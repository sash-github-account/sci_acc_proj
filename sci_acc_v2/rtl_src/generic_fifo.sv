==> flow/design.v <==
module generic_fifo#(
							parameter FIFO_DATA_WIDTH = 8,
							parameter FIFO_DEPTH = 16
							)(
							input logic 							  clk,
							input logic 							  reset_n,
							input logic [FIFO_DATA_WIDTH-1:0]  fifo_data_in,
							input logic 							  fifo_data_push,
							input logic 							  fifo_data_pop,
							output logic [FIFO_DATA_WIDTH-1:0] fifo_data_out,
							output logic							  fifo_data_out_vld,
							output logic							  fifo_full,
							output logic							  fifo_empty
							);
localparam FIFO_PTR_WIDTH = $clog2(FIFO_DEPTH);
logic [FIFO_DATA_WIDTH -1:0]  fifo_array [0:FIFO_DEPTH-1];
logic [FIFO_PTR_WIDTH-1:0] 	rd_ptr;
logic [FIFO_PTR_WIDTH-1:0]		wr_ptr;
logic									upd_wr_ptr;
logic									upd_rd_ptr;
assign fifo_data_out_vld = !fifo_empty;
  assign fifo_data_out = (fifo_data_out_vld)? fifo_array[rd_ptr]: 0;
assign fifo_full = ((wr_ptr + 1) == rd_ptr) ? 1'b1 : 1'b0;
assign fifo_empty = (wr_ptr == rd_ptr) ? 1'b1 : 1'b0;
assign upd_wr_ptr = fifo_data_push & !fifo_full;
assign upd_rd_ptr = fifo_data_pop & !fifo_empty;
always_ff@(posedge clk) begin
	if(!reset_n) begin
		rd_ptr <= 0;
		wr_ptr <= 0;
		for(int i = 0; i < FIFO_DEPTH; i++) begin
			fifo_array[i] <= 0;
		end
	end
	else begin
		if(upd_wr_ptr & !upd_rd_ptr) begin
			fifo_array[wr_ptr] <= fifo_data_in;
			wr_ptr <= wr_ptr + 1;
			if(wr_ptr == FIFO_DEPTH - 1) wr_ptr <= 0;
		end
		else if(upd_rd_ptr & !upd_wr_ptr) begin
			rd_ptr <= rd_ptr + 1;
			if(rd_ptr == FIFO_DEPTH - 1) rd_ptr <= 0;
		end
		else if(upd_rd_ptr & upd_wr_ptr) begin
			wr_ptr <= wr_ptr;
			rd_ptr <= rd_ptr;
		end
	end
end
endmodule  
* Tool chain data of generic_fifo
Tool output for the design above, in the order of the flow. Lines are those of the file above, counted from 1. Cell names lack the library's common part. Not given: n/a
Set-up: top generic_fifo, clock clk, cell library sky130hd, library corner tt_025C_1v80

* Word level
Yosys after proc, flatten, opt, wreduce and memory -nomap, before mapping. Print and check cells are not counted. Equal cells are merged and count once. Yosys's memory passes give these memory sizes; they may raise the number of words (mostly to a power of two), join words into wider ones and drop unused or constant bits.
Word-level totals: input port bits 12, output and inout port bits 11, bits in registers 8, elaborated cells 33, memories kept 1, memory bits (writable) 128
Cells by class: equal/unequal tests 4, reduce/logical cells 5, bitwise logic cells 5, add/subtract/negate cells 2, muxes and demuxes 14
Memory list:
- fifo_array | depth 16, bits a word 8, RTL line 16 | logic [FIFO_DATA_WIDTH -1:0]  fifo_array [0:FIFO_DEPTH-1];
Operators by type and width (number):
- 32-bit by 4-bit equality test with 1-bit output | 1
- 8-bit 2-to-1 mux | 3
- 4-bit 2-to-1 mux | 6
- 4-bit equality test with constant B | 2
- 4-bit by 1-bit adder with 5-bit output with constant B | 1
- 1-bit 2-to-1 mux | 5
- 1-bit AND | 4
- 1-bit logical NOT | 4
- 4-bit by 1-bit adder with 4-bit output with constant B | 1
- 4-bit equality test | 1
- 2-bit AND reduction | 1
- 1-bit inverter | 1

* Depth
Yosys ltp: most cells in a row. Word level: on the elaborated netlist, between registers, memories and ports. Mapped: between sequential cells and ports; inverters and the memories' decode and read muxes count.
Logic depth: depth after elaboration 10, ABC_AREA 0, depth in mapped cells 9, gate-level depth less buffers 7

* Synthesis result
Source: synth_stat.txt of the flow (Yosys; design flattened, memories mapped). It holds for the ABC_AREA given above (unset counts as 0); a run with the other value may have another netlist.
Cell types:
- edfxtp_1 | number 128, total area 3.84E+03 µm²
- mux4_2 | number 40, total area 900.864 µm²
- nor2_1 | number 129, total area 484.214 µm²
- dfxtp_1 | number 12, total area 240.23 µm²
- nand2_1 | number 53, total area 198.941 µm²
- and2_1 | number 12, total area 75.072 µm²
- o21ai_0 | number 15, total area 75.072 µm²
- ha_1 | number 5, total area 62.56 µm²
- buf_2 | number 12, total area 60.058 µm²
- clkbuf_1 | number 16, total area 60.058 µm²
- xor2_1 | number 5, total area 43.792 µm²
- mux2i_1 | number 4, total area 40.038 µm²
- nand3_1 | number 7, total area 35.034 µm²
- o31ai_1 | number 4, total area 30.029 µm²
- a311oi_4 | number 1, total area 26.275 µm²
- nand2b_1 | number 4, total area 25.024 µm²
- buf_6 | number 2, total area 22.522 µm²
- inv_1 | number 5, total area 18.768 µm²
Other cell types: 17; their cells: 21.
Mapped netlist: mapped area 6398.6 µm², mapped cells 475, mapped flip-flops 140, sequential area 4083.9 µm², buffers 31

* Worst setup path after synthesis
OpenSTA on the mapped netlist: ideal clock, no wires. The path of least setup slack (recovery checks aside). Input and output delay are each 20% of the period. Register names are those of the netlist, which keeps one name where synthesis merged equal registers.
Timing path post-synthesis: path kind reg2reg, start point reg wr_ptr[0], end point mem fifo_array[5][0], time at the first pin 0.000 ns, data required time 2.876 ns, setup slack 0.418 ns, driving pins on the path 9, path buffers 1, data arrival time 2.458 ns, library setup time 0.384 ns, clock period 3.26 ns, path delay 2.842 ns, synthesis period reached 2.842 ns
"path delay" = arrival - input delay + setup time. "driving pins on the path" counts driving pins, that of a launching flip-flop among them; a cell with two outputs on the path counts twice. "synthesis period reached" is the clock period less the worst setup slack; recovery checks do not enter. This is arithmetic on one report: input and output delays are still those of the set period (20% each). The rows between start and end are the longest chain of elaborated cells between them; the timing report does not say that the signal goes this way. Where chains are equally long, one stands for them. Each line given opens the expression or statement behind the cell; cells for indexed reads and writes are added by Yosys, which also makes memories of some case tables. At most two assigning lines are given for a register; there are more. Only ways into the end's enable, where the timed path ends, are counted here.
Between the ends, post-synthesis: cells stage by stage dfxtp_1 inv_1 ha_1 xnor2_1 and2_1 a311oi_4 buf_2 nand2_1 o21ai_0, cells in the longest elaborated chain 8, elaborated cells between the ends (all ways) 15, those cells by class add/sub (1); eq/ne (2); mux (6); logic (3); reduce/logical (3)
RTL lines, path post-synthesis:
- start, declared | RTL line 18 | logic [FIFO_PTR_WIDTH-1:0] wr_ptr;
- start, assigned | RTL line 38 | wr_ptr <= wr_ptr + 1;
- start, assigned | RTL line 46 | wr_ptr <= wr_ptr;
- 4-bit by 1-bit adder with 5-bit output | RTL line 23 | assign fifo_full = ((wr_ptr + 1) == rd_ptr) ? 1'b1 : 1'b0;
- 32-bit by 4-bit equality test with 1-bit output | RTL line 23
- 1-bit 2-to-1 mux | RTL line 23
- 1-bit logical NOT | RTL line 25 | assign upd_wr_ptr = fifo_data_push & !fifo_full;
- 1-bit AND | RTL line 25
- 1-bit AND | RTL line 36 | if(upd_wr_ptr & !upd_rd_ptr) begin
- 4-bit 2-to-1 mux | RTL line 36
- 4-bit 2-to-1 mux | RTL line 28 | if(!reset_n) begin
- end, declared | RTL line 16 | logic [FIFO_DATA_WIDTH -1:0]  fifo_array [0:FIFO_DEPTH-1];

* Timing after layout
Path of least setup slack in the final report of stored run 1 (OpenROAD, finished layout, wires in). Where an end is a register, its clock arrival counts in the times.
Timing path post-layout: path kind reg2out, start point reg (name not given), end point out fifo_data_out[7], driving pins on the path 7, clock period 2.9 ns, data required time 2.32 ns, path buffers 3, setup slack -0.16 ns, output delay 0.58 ns, data arrival time 2.48 ns, time at the first pin 0.51 ns
Between the ends, post-layout: cells stage by stage dfxtp_4 buf_12 buf_6 mux4_2 mux4_2 and2_4 buf_6
RTL lines, path post-layout:
- end, declared | RTL line 10 | output logic [FIFO_DATA_WIDTH-1:0] fifo_data_out,
No chain of elaborated cells between the ends is given.

Subject: flow runs of generic_fifo

Hi,

Settings and measured results of 2 stored flow runs for module generic_fifo (sky130hd), not sorted in any way. The constraints put input and output delay at 20% of the set period each and load the outputs with 0.01 pF.
"achieved clock period" is the run's clock period less its worst setup slack. It is reckoned from that one timing run; input and output delays stay at 20% of the period that was set.
"worst setup path time": the worst setup path's part of the clock period (all of it between registers, 20% less for each end at a port) less its slack. A launch clock that arrives late makes it longer, a capture clock that arrives late makes it shorter.
"power": no workload was simulated; the value follows from the tool's default switching activity.
[stored run 1] settings: period_ns=2.9, CORE_UTILIZATION=70, CAP_MARGIN=20, CORE_MARGIN=2, SLEW_MARGIN=20
[stored run 1] result: chip area after synthesis (Yosys) 6398.6 µm², die area 9922.1 µm², utilization 86.1 %, worst setup slack after layout -0.160 ns, worst hold slack 0.576 ns, power 6189 uW, achieved clock period 3.060 ns, worst setup path time 2.48 ns, worst setup path kind reg2out
[stored run 2] settings: period_ns=1.8, CORE_UTILIZATION=65, SETUP_SLACK_MARGIN=-0.15, PLACE_DENSITY_LB_ADDON=0.21, CORE_MARGIN=2, GPL_ROUTABILITY_DRIVEN=1, CTS_CLUSTER_DIAMETER=85, MAX_ROUTING_LAYER=met4, CAP_MARGIN=20, SLEW_MARGIN=20
[stored run 2] result: did not finish, clock tree synthesis stopped with DPL-0038

Regards
